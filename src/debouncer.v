==> flow/design.v <==
`timescale 1 ns / 1 ps
`default_nettype none
module debouncer
    #(
    parameter DEB_TIME = 100         
    )(
    input  wire aclk,                
    input  wire arstn,               
    input  wire button,              
    output reg  button_debounced     
    );
    reg [1:0] button_2ffd;
    wire      button_xnored;
    reg ffd;
    localparam TIMER_WIDTH = $clog2(DEB_TIME);
    reg [TIMER_WIDTH-1:0] timer;
    always @ (posedge aclk or negedge arstn) begin
        if (arstn == 1'b0) begin
            button_2ffd <= 2'b0;
        end
        else begin
            button_2ffd <= {button_2ffd[0], button};
        end
    end
    always @ (posedge aclk or negedge arstn) begin
        if (arstn == 1'b0)
            ffd <= 1'b0;
        else
            ffd <= button_2ffd[1];
    end
    assign button_xnored = button_2ffd[1] ~^ ffd;
    always @ (posedge aclk or negedge arstn) begin
        if (arstn == 1'b0) begin
            timer <= {TIMER_WIDTH{1'b0}};
            button_debounced <= 1'b0;
        end
        else begin
            if (button_xnored) begin
                if (~&timer)
                    timer <= timer + 1'b1;
                if (timer >= DEB_TIME)
                    button_debounced <= button_2ffd[1];
            end
            else
                timer <= {TIMER_WIDTH{1'b0}};
        end
    end
endmodule
`resetall
# Step by step through the tools: debouncer
# The steps from the RTL of debouncer to its reports follow in flow order.
# Lines are those of the file above, counted from 1.
# Library cell names are shortened.
# A cell with -- has no value.
dict set report design {
  top {debouncer}
  clock_port {aclk}
  lib {sky130hd}
  lib_corner {tt_025C_1v80}
}

# Word level
# Source: Yosys, flattened and elaborated, memories not mapped. Widths are those after wreduce. Registers that Yosys merges into a memory's read port (data or address) are not register bits. Print and check cells do not count. Equal cells are merged and count once.
dict set report word_totals {
  regBits 11
}
dict set report op_classes {
  n_addsub 1
  n_cmp 1
  n_eq 1
  mux 2
  logic 1
  reduce_and_logical 2
}
# cell n
set ops {}
lappend ops {{7-bit 2-to-1 mux} 2}
lappend ops {{7-bit by 1-bit adder with 7-bit output with constant B} 1}
lappend ops {{7-bit greater-or-equal comparator with constant B} 1}
lappend ops {{7-bit AND reduction} 1}
lappend ops {{2-bit inequality test with constant B} 1}
lappend ops {{2-bit AND reduction} 1}
lappend ops {{1-bit XNOR} 1}

# Longest topological paths
# Longest topological path by Yosys (ltp), each cell counted once; first at word level (registers and memories cut), then after technology mapping (sequential cells cut; the memories' decode and read muxes count).
dict set report logic_depth {
  depth_word 3
  ABC_AREA 0
  ltp_mapped 4
  mapped_depth_nobuf 4
}

# Synthesis result
# Yosys stat after the flow's synthesis: flattened, memories mapped to cells. It holds for the ABC_AREA given above (unset counts as 0); a run with the other value may have another netlist.
dict set report mapped {
  cells 45
  yosys_area_mm2 0.000508
  sequential_area_mm2 0.0002753
  flip_flops 11
  n_buf 0
}
# type n area_total_um2
set by_type {}
lappend by_type {dfrtp_1 11 275.264}
lappend by_type {a31oi_1 4 25.024}
lappend by_type {ha_1 2 25.024}
lappend by_type {o21ai_0 4 20.019}
lappend by_type {a21oi_1 3 15.014}
lappend by_type {a211oi_2 1 12.512}
lappend by_type {and3_4 1 11.261}
lappend by_type {and4_4 1 11.261}
lappend by_type {nand2_1 3 11.261}
lappend by_type {nand2_4 1 11.261}
lappend by_type {nor3_1 2 10.01}
lappend by_type {and4_1 1 8.758}
lappend by_type {o311ai_0 1 8.758}
lappend by_type {xnor2_1 1 8.758}
lappend by_type {xor2_1 1 8.758}
lappend by_type {a211oi_1 1 7.507}
lappend by_type {and2_2 1 7.507}
lappend by_type {inv_1 2 7.507}
# Other cell types: 4; their cells: 4.

# Path before layout
# Path of least setup slack by OpenSTA after synthesis, without wires, with an ideal clock, recovery checks aside; 20% of the period is set as input and as output delay. Where synthesis merged equal registers, the netlist keeps one of their names.
dict set report synth_timing {
  path_type {register -> register}
  from {register timer[0]}
  to {register timer[0]}
  clock_period_ps 2360
  setup_time_ps 138
  arrival_time_ps 1025
  required_ps 2222
  path_slack_ps 1197
  path_delay_ps 1163
  path_stages 5
  synth_period_reached_ps 1163
}
# "path_delay_ps" is the arrival time less input delay plus setup time.
# "path_stages": output pins that drive a net of the path, with the launching flip-flop's if there is one; two outputs of one cell count as two.
# "synth_period_reached_ps" is the clock period less the worst setup slack; recovery checks do not enter. This is arithmetic on one report: input and output delays are still those of the set period (20% each).
# The rows between start and end are the longest chain of elaborated cells between them; the timing report does not say that the signal goes this way. Where chains are equally long, one stands for them.
# A line is the first line of the expression or statement that the cell stems from. Yosys adds cells for indexed reads and writes and turns some case tables into memories.
# A register here has more assigning lines than the two given.
dict set report synth_between {
  cell_sequence {dfrtp_1 -> ha_1 -> and4_4 -> a21oi_1 -> nor3_1}
  elab_chain_cells 3
  cells_between 5
  classes_between {add/sub: 1; eq/ne: 1; mux: 2; reduce/logical: 1}
}
# item line_no
set synth_lines {}
lappend synth_lines {{start, declared} 16} ;# reg [TIMER_WIDTH-1:0] timer;
lappend synth_lines {{start, assigned} 34} ;# timer <= {TIMER_WIDTH{1'b0}};
lappend synth_lines {{start, assigned} 40} ;# timer <= timer + 1'b1;
lappend synth_lines {{7-bit by 1-bit adder with 7-bit output} 40}
lappend synth_lines {{7-bit 2-to-1 mux} 39} ;# if (~&timer)
lappend synth_lines {{7-bit 2-to-1 mux} 38} ;# if (button_xnored) begin
lappend synth_lines {{end, assigned} 34}
lappend synth_lines {{end, assigned} 40}
lappend synth_lines {{end, declared} 16}

# Timing after layout
# Path of least setup slack in the final report of flow run A (OpenROAD, finished layout, wires in). Where an end is a register, its clock arrival counts in the times.
# The report prints the path's times to 10 ps; the period is as set.
dict set report layout_timing {
  path_type {register -> output}
  from {register button_debounced}
  to {output port button_debounced}
  clock_period_ps 1940
  output_delay_ps 390
  arrival_time_ps 1190
  required_ps 1550
  path_slack_ps 360
  path_stages 2
}
dict set report layout_between {
  cell_sequence {dfrtp_1 -> clkdlybuf4s50_1}
  elab_chain_cells 0
  cells_between 0
}
# item line_no
set layout_lines {}
lappend layout_lines {{start, declared} 10} ;# output reg  button_debounced
lappend layout_lines {{start, assigned} 35} ;# button_debounced <= 1'b0;
lappend layout_lines {{start, assigned} 42} ;# button_debounced <= button_2ffd[1];
lappend layout_lines {{end, declared} 10}

# Below are 2 stored runs of the flow (Yosys, OpenROAD; platform sky130hd) on debouncer, each with its settings and what was measured, unordered. Constraints: input delay and output delay 20% of the set period each, output load 0.01 pF.
# "achieved_clock_period_ps" is the run's clock period less its worst setup slack. It is reckoned from that one timing run; input and output delays stay at 20% of the period that was set.
# "critical_path_time_ps": the worst setup path's part of the clock period (all of it between registers, 20% less for each end at a port) less its slack. A launch clock that arrives late makes it longer, a capture clock that arrives late makes it shorter.
# "total_power_w" rests on the timing tool's default activity at the inputs, not on a simulated workload.
# "critical_path_time_ps" is given in steps of 10 ps.
run="flow run A" settings period_ns=1.94 CORE_UTILIZATION=44 PLACE_DENSITY=0.94 CELL_PAD_IN_SITES_GLOBAL_PLACEMENT=0 TNS_END_PERCENT=50 GPL_TIMING_DRIVEN=0 CTS_CLUSTER_DIAMETER=301 CAP_MARGIN=20 MIN_ROUTING_LAYER="met2" CORE_MARGIN=2 SLEW_MARGIN=20
run="flow run A" results post_synth_area_mm2=0.000508 design.die.area_mm2=0.0014425 stdcell_area_mm2=0.0005831 util_pct=53.2 worst_setup_slack_ps=364 setupTns_ps=0 ws_hold_ps=354 total_power_w=0.0004586 achieved_clock_period_ps=1576 critical_path_time_ps=1190 critical_path_type="register -> output"
run="flow run B" settings period_ns=0.814 CORE_UTILIZATION=43 PLACE_DENSITY_LB_ADDON=0.23 CORE_MARGIN=6 CELL_PAD_IN_SITES_DETAIL_PLACEMENT=2 TNS_END_PERCENT=70 CTS_CLUSTER_DIAMETER=307 SLEW_MARGIN=15 MIN_ROUTING_LAYER="met2" MAX_ROUTING_LAYER="met4" CAP_MARGIN=20
run="flow run B" outcome="did not finish, placement stopped with DPL-0033"
